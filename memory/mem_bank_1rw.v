==> flow/design.v <==
module mem_bank_1rw #(
    parameter int REG_DEPTH = 4,   
    parameter int REG_WIDTH = 64   
)(
    input  logic                  clk,              
    input  logic                  reset,            
    input  logic                         RW0_wen,         
    input  logic [$clog2(REG_DEPTH)-1:0] RW0_addr,        
    input  logic [REG_WIDTH-1:0]         RW0_wmask,
    input  logic [REG_WIDTH-1:0]         RW0_wdata,       
    output logic [REG_WIDTH-1:0]         RW0_rdata        
);
  logic [REG_WIDTH-1:0] reg_file [0:REG_DEPTH-1];
  always_ff @(posedge clk) 
  begin
    if (reset) 
    begin
      for (int i = 0; i < REG_DEPTH; i++) 
      begin
          reg_file[i] <= '0;
      end
    end 
    else 
    begin
      if (RW0_wen) 
      begin
        for (int i = 0; i < REG_WIDTH; i = i + 1)
        begin
          if (RW0_wmask[i])
            reg_file[RW0_addr][i] <= RW0_wdata[i];
        end
      end
    end
  end
  assign RW0_rdata = reg_file[RW0_addr];
endmodule
* Step by step through the tools: mem_bank_1rw
The steps from the RTL of mem_bank_1rw to its reports follow in flow order.
Lines are those of the file above, counted from 1.
Not given: --
- Design top :: mem_bank_1rw
- Clock port :: clk
- Standard-cell library :: sky130hd
- Corner :: tt_025C_1v80

* Elaborated design
Counts by Yosys on the flattened word-level netlist (proc, flatten, opt, wreduce; memories kept). Register bits leave out memories and registers merged into their read ports (data or address); mux counts leave out enables and synchronous resets folded into registers. Print and check cells are left out. Cells with the same type and inputs are merged into one.
Memory sizes are those after Yosys's memory passes, which may raise the word count (mostly to a power of two), join words into wider ones and drop unused or constant bits.
- Bits in registers :: 0
- Memory bits (writable) :: 256
- Memories kept :: 1
- Bits of input ports :: 133
- Word-level cells :: 390
** Memory list
- reg_file :: words 4, bits a word 64, line 13 : logic [REG_WIDTH-1:0] reg_file [0:REG_DEPTH-1];
- Multiplexer cells :: 388
- Reductions and logical operators :: 1
** Operators with widths (count)
- 2-to-1 mux 64 bit :: 194
- 2-to-1 mux 1 bit :: 193
- OR reduction 64 bit :: 1
- 2-to-1 mux 2 bit :: 1

* Depth
Longest topological path by Yosys (ltp), each cell counted once; first at word level (registers and memories cut), then after technology mapping (sequential cells cut; the memories' decode and read muxes count).
- Word-level depth :: 5
- ABC_AREA :: 0
- Mapped depth :: 6
- Gate-level depth less buffers :: 4

* Synthesis result
Source: synth_stat.txt of the flow (Yosys; design flattened, memories mapped). It holds for the ABC_AREA given above (unset counts as 0); a run with the other value may have another netlist.
Totals and module areas in this step are rounded.
- Standard cells after synthesis :: 1422
- Synthesis area :: 15000 µm²
- Area of sequential cells :: 7690 µm²
- Flip-flops :: 256
- Buffer cells :: 177
** Cell types
- sky130_fd_sc_hd__edfxtp_1 :: count 256, area in all 7.69E+03 µm²
- sky130_fd_sc_hd__mux4_2 :: count 64, area in all 1.44E+03 µm²
- sky130_fd_sc_hd__nand2_1 :: count 256, area in all 960.922 µm²
- sky130_fd_sc_hd__nor3_1 :: count 192, area in all 960.922 µm²
- sky130_fd_sc_hd__o21bai_1 :: count 128, area in all 960.922 µm²
- sky130_fd_sc_hd__a21oi_1 :: count 129, area in all 645.619 µm²
- sky130_fd_sc_hd__a31o_2 :: count 64, area in all 560.538 µm²
- sky130_fd_sc_hd__nor3b_1 :: count 64, area in all 480.461 µm²
- sky130_fd_sc_hd__clkbuf_1 :: count 121, area in all 454.186 µm²
- sky130_fd_sc_hd__nor2b_1 :: count 66, area in all 412.896 µm²
- sky130_fd_sc_hd__buf_2 :: count 31, area in all 155.149 µm²
- sky130_fd_sc_hd__nor4_1 :: count 16, area in all 100.096 µm²
- sky130_fd_sc_hd__buf_1 :: count 19, area in all 71.318 µm²
- sky130_fd_sc_hd__buf_6 :: count 6, area in all 67.565 µm²
- sky130_fd_sc_hd__nand4_1 :: count 4, area in all 25.024 µm²
- sky130_fd_sc_hd__nand2b_1 :: count 3, area in all 18.768 µm²
- sky130_fd_sc_hd__nor4_2 :: count 1, area in all 12.512 µm²
- sky130_fd_sc_hd__or4_1 :: count 1, area in all 7.507 µm²
- sky130_fd_sc_hd__nor2_1 :: count 1, area in all 3.754 µm²

* Timing after synthesis
OpenSTA on the mapped netlist: ideal clock, no wires. The path of least setup slack (recovery checks aside). Input and output delay are each 20% of the period. Register names are those of the netlist, which keeps one name where synthesis merged equal registers.
- Path kind :: input-to-output
- Start point :: in RW0_addr[0]
- End point :: out RW0_rdata[13]
- Clock period :: 3.96 ns
- Input delay :: 0.792 ns
- Launch time at the first pin :: 0.792 ns
- Data arrival time :: 2.262 ns
- Path slack :: 0.906 ns
- Path delay :: 1.470 ns
- Stages on the path :: 4
- Synthesis period reached :: 3.054 ns
"path delay" is the arrival time less input delay plus setup time.
At an output port there is no setup time.
"stages on the path" counts driving pins, that of a launching flip-flop among them; a cell with two outputs on the path counts twice.
"synthesis period reached" = period - worst setup slack (recovery checks aside). The figure is calculated, with input and output delays left at 20% of the set period.
Between the ends stands the longest chain of elaborated cells between them, by number of cells; it is not shown to be the way that was timed. Of several equally long chains one is given.
Each line given opens the expression or statement behind the cell; cells for indexed reads and writes are added by Yosys, which also makes memories of some case tables.
A memory read counts as a cell of the chain, while the word-level depth stops at memories.
- Path through :: sky130_fd_sc_hd__clkbuf_1 > sky130_fd_sc_hd__clkbuf_1 > sky130_fd_sc_hd__buf_2 > sky130_fd_sc_hd__mux4_2
- Cells in the longest elaborated chain :: 1
** RTL lines, path after synthesis
- start: declaration :: line 8 : input  logic [$clog2(REG_DEPTH)-1:0] RW0_addr,
- memory (4 x 64 bit) :: line 13 : logic [REG_WIDTH-1:0] reg_file [0:REG_DEPTH-1];
- end: declaration :: line 11 : output logic [REG_WIDTH-1:0]         RW0_rdata

* Worst path after layout
Path of least setup slack in the final report of stored run 1 (OpenROAD, finished layout, wires in). Where an end is a register, its clock arrival counts in the times.
- Path kind :: input-to-reg
- Start point :: in RW0_wmask[34]
- End point :: mem reg_file[3][62]
- Clock period :: 1.74 ns
- Input delay :: 0.35 ns
- Launch time at the first pin :: 0.35 ns
- Data arrival time :: 2.53 ns
- Path slack :: -0.54 ns
- Stages on the path :: 9
- Path through :: sky130_fd_sc_hd__buf_6 > sky130_fd_sc_hd__buf_6 > sky130_fd_sc_hd__nor4_4 > sky130_fd_sc_hd__nand4_1 > sky130_fd_sc_hd__buf_4 > sky130_fd_sc_hd__or4_4 > sky130_fd_sc_hd__buf_12 > sky130_fd_sc_hd__buf_12 > sky130_fd_sc_hd__a21oi_1
** RTL lines, path post-layout
- start: declaration :: line 9 : input  logic [REG_WIDTH-1:0]         RW0_wmask,
- end: declaration :: line 13 : logic [REG_WIDTH-1:0] reg_file [0:REG_DEPTH-1];
Chain of elaborated cells between the ends: none given.

## Implementation results

Module mem_bank_1rw, platform sky130hd: 2 stored runs of the flow (Yosys, OpenROAD) with differing settings, in no particular order. Input and output delays are each 20% of the period that was set; the output load is 0.01 pF.
By "critical path time" is meant the share of the clock period that the worst setup path is allowed (20% is reserved at inputs, 20% at outputs), minus its slack. Clock arrival times at its registers enter into it.
"overall power": no workload was simulated; the value follows from the tool's default switching activity.
The results are shown rounded.

* Stored run 1
** Files
==> flow/run.sh <==
#!/bin/bash
# the make line also repeats the synthesis and layout settings of config.mk as NAME=value (left out here)
make -C /OpenROAD-flow-scripts/flow DESIGN_CONFIG=/design/flow/config.mk WORK_HOME=/design/flow/orfs CLKGATE_MAP_FILE= finish
==> flow/config.mk <==
export PLATFORM = sky130hd
export DESIGN_NAME = mem_bank_1rw
export DESIGN_NICKNAME = mem_bank_1rw
export VERILOG_FILES = /design/flow/design.v
export SDC_FILE = /design/flow/constraint.sdc
export NUM_CORES = 4
export LEC_CHECK = 0
export CAP_MARGIN = 20
export CELL_PAD_IN_SITES_GLOBAL_PLACEMENT = 3
export CORE_ASPECT_RATIO = 0.53
export CORE_MARGIN = 4
export CORE_UTILIZATION = 18
export CTS_CLUSTER_DIAMETER = 254
export MIN_ROUTING_LAYER = met1
export PLACE_DENSITY_LB_ADDON = 0.11
export SETUP_SLACK_MARGIN = 0.16
export SLEW_MARGIN = 20
==> flow/constraint.sdc <==
create_clock -name core_clock -period 1.74 [get_ports {clk}]
set_input_delay 0.3480 -clock core_clock [delete_from_list [all_inputs] [get_ports {clk}]]
set_output_delay 0.3480 -clock core_clock [all_outputs]
set_load 0.01 [all_outputs]
** Results
- Area of the synthesized netlist :: 15000 µm²
- Die footprint :: 88400 µm²
- Standard-cell area after layout :: 25100 µm²
- Smallest setup slack :: -0.544 ns
- Final setup TNS :: -165 ns
- Post-route worst hold slack :: 0.240 ns
- Overall power :: 18.3 mW
- Critical path time :: 1.94 ns
- Kind of the worst setup path :: input-to-reg

* Stored run 2
** Files
==> flow/run.sh <==
#!/bin/bash
# the make line also repeats the synthesis and layout settings of config.mk as NAME=value (left out here)
make -C /OpenROAD-flow-scripts/flow DESIGN_CONFIG=/design/flow/config.mk WORK_HOME=/design/flow/orfs CLKGATE_MAP_FILE= finish
==> flow/config.mk <==
export PLATFORM = sky130hd
export DESIGN_NAME = mem_bank_1rw
export DESIGN_NICKNAME = mem_bank_1rw
export VERILOG_FILES = /design/flow/design.v
export SDC_FILE = /design/flow/constraint.sdc
export NUM_CORES = 4
export LEC_CHECK = 0
export CAP_MARGIN = 20
export CORE_MARGIN = 2
export CORE_UTILIZATION = 40
export SLEW_MARGIN = 20
==> flow/constraint.sdc <==
create_clock -name core_clock -period 2.56 [get_ports {clk}]
set_input_delay 0.5120 -clock core_clock [delete_from_list [all_inputs] [get_ports {clk}]]
set_output_delay 0.5120 -clock core_clock [all_outputs]
set_load 0.01 [all_outputs]
** Results
- Area of the synthesized netlist :: 15000 µm²
- Die footprint :: 39100 µm²
- Standard-cell area after layout :: 19000 µm²
- Smallest setup slack :: 0.053 ns
- Final setup TNS :: 0.000 ns
- Post-route worst hold slack :: 0.519 ns
- Overall power :: 10.8 mW
- Critical path time :: 1.48 ns
- Kind of the worst setup path :: input-to-output
